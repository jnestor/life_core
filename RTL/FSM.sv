==> flow/design.v <==
`timescale 1ns / 1ps
module FSM(
    input clk,
    input trigger,
    input enb,
    input run,
    input reset,
    output logic [5-1:0] x,
    output logic [5-1:0] y,
    output logic [3-1:0] cmd,
    output logic [1-1:0] val
    );
    parameter DEFAULT = 4'b0000, RUN = 4'hF;
    logic [3:0] state, next_state;
    always_ff @(posedge clk) begin
        if(reset) state <= DEFAULT;
        else if(run & trigger) state <= RUN;
        else state <= next_state;;
    end
    always_comb begin
        if(state == RUN) next_state = DEFAULT;
        if(state == DEFAULT) next_state = enb ? 4'b1 : DEFAULT;
        else if (state == 4'd13) next_state = DEFAULT;
        else next_state = state + 1;
    end
    always_comb begin
        case(state)
            DEFAULT: begin
                x = 0;
                y = 0;
                cmd = 3'd0;
                val = 0;
            end
            4'b0001: begin
                x = 5;
                y = 5;
                cmd = 3'd3;
                val = 1;
            end
            4'b0010: begin        
                x = 5;            
                y = 6;            
                cmd = 3'd3;
                val = 1;          
            end
            4'b0011: begin        
                x = 6;            
                y = 5;            
                cmd = 3'd3;
                val = 1;          
            end                   
            4'b0100: begin        
                x = 6;            
                y = 6;            
                cmd = 3'd3;
                val = 1;          
            end                   
            4'b0101: begin        
                x = 6;            
                y = 8;            
                cmd = 3'd3;
                val = 1;          
            end                   
            4'b0110: begin        
                x = 7;            
                y = 9;            
                cmd = 3'd3;
                val = 1;          
            end                   
            4'b0111: begin        
                x = 9;            
                y = 9;            
                cmd = 3'd3;
                val = 1;          
            end                   
            4'b1000: begin        
                x = 4'hA;            
                y = 9;            
                cmd = 3'd3;
                val = 1;          
            end                   
            4'b1001: begin        
                x = 4'hA;            
                y = 4'hA;            
                cmd = 3'd3;
                val = 1;          
            end                   
            4'b1010: begin        
                x = 9;            
                y = 4'hA;            
                cmd = 3'd3;
                val = 1;          
            end                   
            4'b1011: begin        
                x = 9;            
                y = 7;            
                cmd = 3'd3;
                val = 1;          
            end                   
            4'b1100: begin        
                x = 8;            
                y = 6;            
                cmd = 3'd3;
                val = 1;          
            end
            4'b1111: begin
                x = 0;
                y = 0;
                cmd = 3'd1;
                val = 0;
            end                                     
            default: begin        
                x = 0;            
                y = 0;            
                cmd = 3'd0;
                val = 0;          
            end                                      
        endcase
    end
endmodule
Step by step through the tools: FSM
What the tools print for FSM, step after step.
Line numbers count from 1 in the design file above.
Operators carry their Yosys type and port widths (W data, S select, Z words).
Library cell names are shortened.
Not given: --
Design
  top module: FSM
  clock input: clk
  library: sky130hd
  timing corner: tt_025C_1v80

Word-level counts
Counts by Yosys on the flattened word-level netlist (proc, flatten, opt, wreduce; memories kept). Print and check cells are left out. Cells with the same type and inputs are merged into one.
Yosys's memory passes give these memory sizes; they may raise the number of words (mostly to a power of two), join words into wider ones and drop unused or constant bits.
Storage and ports
  bits in registers: 4
  latch bits: 0
  memory bits (read-only): 176
  bits in writable memories: 0
  bits of input ports: 5
  word width x clocked read ports: 11
  cells after elaboration: 11
  output and inout port bits: 14
  memories kept: 1
Memory list
  (no name shown): depth 16, bits a word 11, rd ports 1, wr ports 0, line 27  | case(state)
Operators by class
  div/mod/pow operators: 0
  reductions and logical operators: 1
  muxes and demuxes: 5
  shift-type cells: 0
  bitwise operators: 1
  eq/ne operators: 1
  multipliers: 0
  order comparisons: 0
  $add $sub $neg: 1
Operators by type and width (count)
  $mux W4: 4
  $add A4 B1 Y4 const B: 1
  $eq A4 B4 Y1 const B: 1
  $logic_not A4 Y1: 1
  $and A1 B1 Y1: 1
  $mux W1: 1

Longest topological paths
Yosys ltp: most cells in a row. Word level: on the elaborated netlist, between registers, memories and ports. Mapped: between sequential cells and ports; inverters and the memories' decode and read muxes count.
Depth
  depth after elaboration: 5
  ABC_AREA: 0
  depth in mapped cells: 11
  mapped depth without buffers: 11

Synthesis result
Source: synth_stat.txt of the flow (Yosys; design flattened, memories mapped). It holds for the ABC_AREA given above (unset counts as 0); a run with the other value may have another netlist.
Totals and module areas in this step are rounded.
Synthesis totals
  buffers: 6
  mapped flip-flops: 14
  area of sequential cells: 280.3 um2
  cells in the netlist: 94
  chip area (Yosys): 890.9 um2
Cells by type
  dfxtp_1: count 14, area in all 280.269 um2
  ha_1: count 8, area in all 100.096 um2
  buf_4: count 5, area in all 37.536 um2
  a21oi_1: count 7, area in all 35.034 um2
  inv_1: count 9, area in all 33.782 um2
  a221oi_4: count 1, area in all 26.275 um2
  o311ai_4: count 1, area in all 26.275 um2
  o22ai_1: count 4, area in all 25.024 um2
  nor2_1: count 6, area in all 22.522 um2
  a31oi_4: count 1, area in all 21.27 um2
  o311a_4: count 1, area in all 21.27 um2
  a31oi_1: count 3, area in all 18.768 um2
  nand3_1: count 3, area in all 15.014 um2
  o221ai_2: count 1, area in all 15.014 um2
  nand2b_4: count 1, area in all 13.763 um2
  a22oi_2: count 1, area in all 12.512 um2
  and2_1: count 2, area in all 12.512 um2
  nor2_2: count 2, area in all 12.512 um2
Other cell types: 20; their cells: 24.

Path before layout
Source: OpenSTA report_checks on the synthesized netlist (no wires, ideal clock, input and output delay 20% of the period each), path of least setup slack; recovery checks are left aside. Register names are those of the netlist, which keeps one name where synthesis merged equal registers.
Path after synthesis
  path type: register to register
  from: register state[0]
  to: register (name not given)
  data required time: 3.673 ns
  path buffers: 0
  arrival: 2.007 ns
  delay of the path: 2.124 ns
  launch time at the first pin: 0.000 ns
  library setup time: 0.117 ns
  stages on the path: 12
  period: 3.79 ns
  setup slack: 1.667 ns
  synthesis period reached: 2.123 ns
"delay of the path" = arrival - input delay + setup time.
"stages on the path": output pins that drive a net of the path, with the launching flip-flop's if there is one; two outputs of one cell count as two.
"synthesis period reached" = period - worst setup slack (recovery checks aside). The figure is calculated, with input and output delays left at 20% of the set period.
Between the ends stands the longest chain of elaborated cells between them, by number of cells; it is not shown to be the way that was timed. Of several equally long chains one is given.
Each line given opens the expression or statement behind the cell; cells for indexed reads and writes are added by Yosys, which also makes memories of some case tables.
A register here has more assigning lines than the two given.
Between the ends, after synthesis
  cells stage by stage: dfxtp_1 -> inv_1 -> ha_1 -> inv_1 -> or3_1 -> nand3_1 -> a21oi_1 -> inv_1 -> ha_1 -> nand3_1 -> o31ai_1 -> a22o_1
  length of the longest elaborated chain: 5
  elaborated cells on any way between the ends: 7
  RTL lines with such cells: 4
  classes of those cells: add/sub: 1; eq/ne: 1; mux: 4; reduce/logical: 1
Ends and longest elaborated chain, after synthesis
  from (decl): line 14  | logic [3:0] state, next_state;
  from (assign): line 16  | if(reset) state <= DEFAULT;
  from (assign): line 18  | else state <= next_state;;
  $add A4 B1 Y4: line 24  | else next_state = state + 1;
  $mux W4: line 23  | else if (state == 4'd13) next_state = DEFAULT;
  $mux W4: line 22  | if(state == DEFAULT) next_state = enb ? 4'b1 : DEFAULT;
  $mux W4: line 17  | else if(run & trigger) state <= RUN;
  $mux W4

Worst path after layout
Path of least setup slack in the final report of flow run 1 (OpenROAD, finished layout, wires in). Where an end is a register, its clock arrival counts in the times.
Path after layout
  path type: input to register
  from: input reset
  to: register (name not given)
  input delay: 0.78 ns
  path buffers: 2
  library setup time: 0.10 ns
  arrival: 2.77 ns
  setup slack: 1.33 ns
  period: 3.91 ns
  launch time at the first pin: 0.78 ns
  data required time: 4.10 ns
  stages on the path: 8
Between the ends stands the longest chain of elaborated cells between them, by number of cells; it is not shown to be the way that was timed. Of several equally long chains one is given.
Between the ends, after layout
  cells stage by stage: clkdlybuf4s50_1 -> clkbuf_1 -> a21oi_1 -> inv_1 -> ha_1 -> nand3_1 -> o31ai_1 -> a22o_1
  length of the longest elaborated chain: 1
  elaborated cells on any way between the ends: 1
  RTL lines with such cells: 0
  classes of those cells: mux: 1
Ends and longest elaborated chain, after layout
  from (decl): line 7  | input reset,
  $mux W4

Subject: FSM on sky130hd, stored results

Hello all,

Design FSM on sky130hd. What follows are 2 stored runs of the flow, each under its own settings; their order means nothing. The constraints put input and output delay at 20% of the set period each and load the outputs with 0.01 pF.
"achieved clock period": clock period set for the run, less the worst setup slack. It is reckoned from that one timing run; input and output delays stay at 20% of the period that was set.
"worst setup path time" = time allowed to the worst setup path (clock period - input delay - output delay, where it has them) - its slack; a late launch clock adds to it, a late capture clock takes from it.
"power" rests on the timing tool's default activity at the inputs, not on a simulated workload.
Measured values are rounded.
[flow run 1] settings: period_ns=3.91, CORE_UTILIZATION=63, HOLD_SLACK_MARGIN=0.01, GPL_TIMING_DRIVEN=0, CTS_CLUSTER_SIZE=56, CTS_CLUSTER_DIAMETER=384, SLEW_MARGIN=30, CAP_MARGIN=20, CORE_MARGIN=2
[flow run 1] result: chip area after synthesis (Yosys) 890.9 um2, die area 1731 um2, standard-cell area of the final layout 1104 um2, utilization 0.838, worst setup slack after layout 1.328 ns, total negative slack 0.000 ns, worst hold slack 0.772 ns, power 0.5552 mW, achieved clock period 2.582 ns, worst setup path time 1.80 ns, worst setup path kind input to register
[flow run 2] settings: period_ns=3.86, CORE_UTILIZATION=40, PLACE_DENSITY_LB_ADDON=0.28, CAP_MARGIN=30, SLEW_MARGIN=20, MAX_ROUTING_LAYER=met5, CORE_MARGIN=2
[flow run 2] result: chip area after synthesis (Yosys) 890.9 um2, die area 2620 um2, standard-cell area of the final layout 1079 um2, utilization 0.502, worst setup slack after layout 1.340 ns, total negative slack 0.000 ns, worst hold slack 0.794 ns, power 0.5503 mW, achieved clock period 2.520 ns, worst setup path time 1.75 ns, worst setup path kind input to register

Thanks
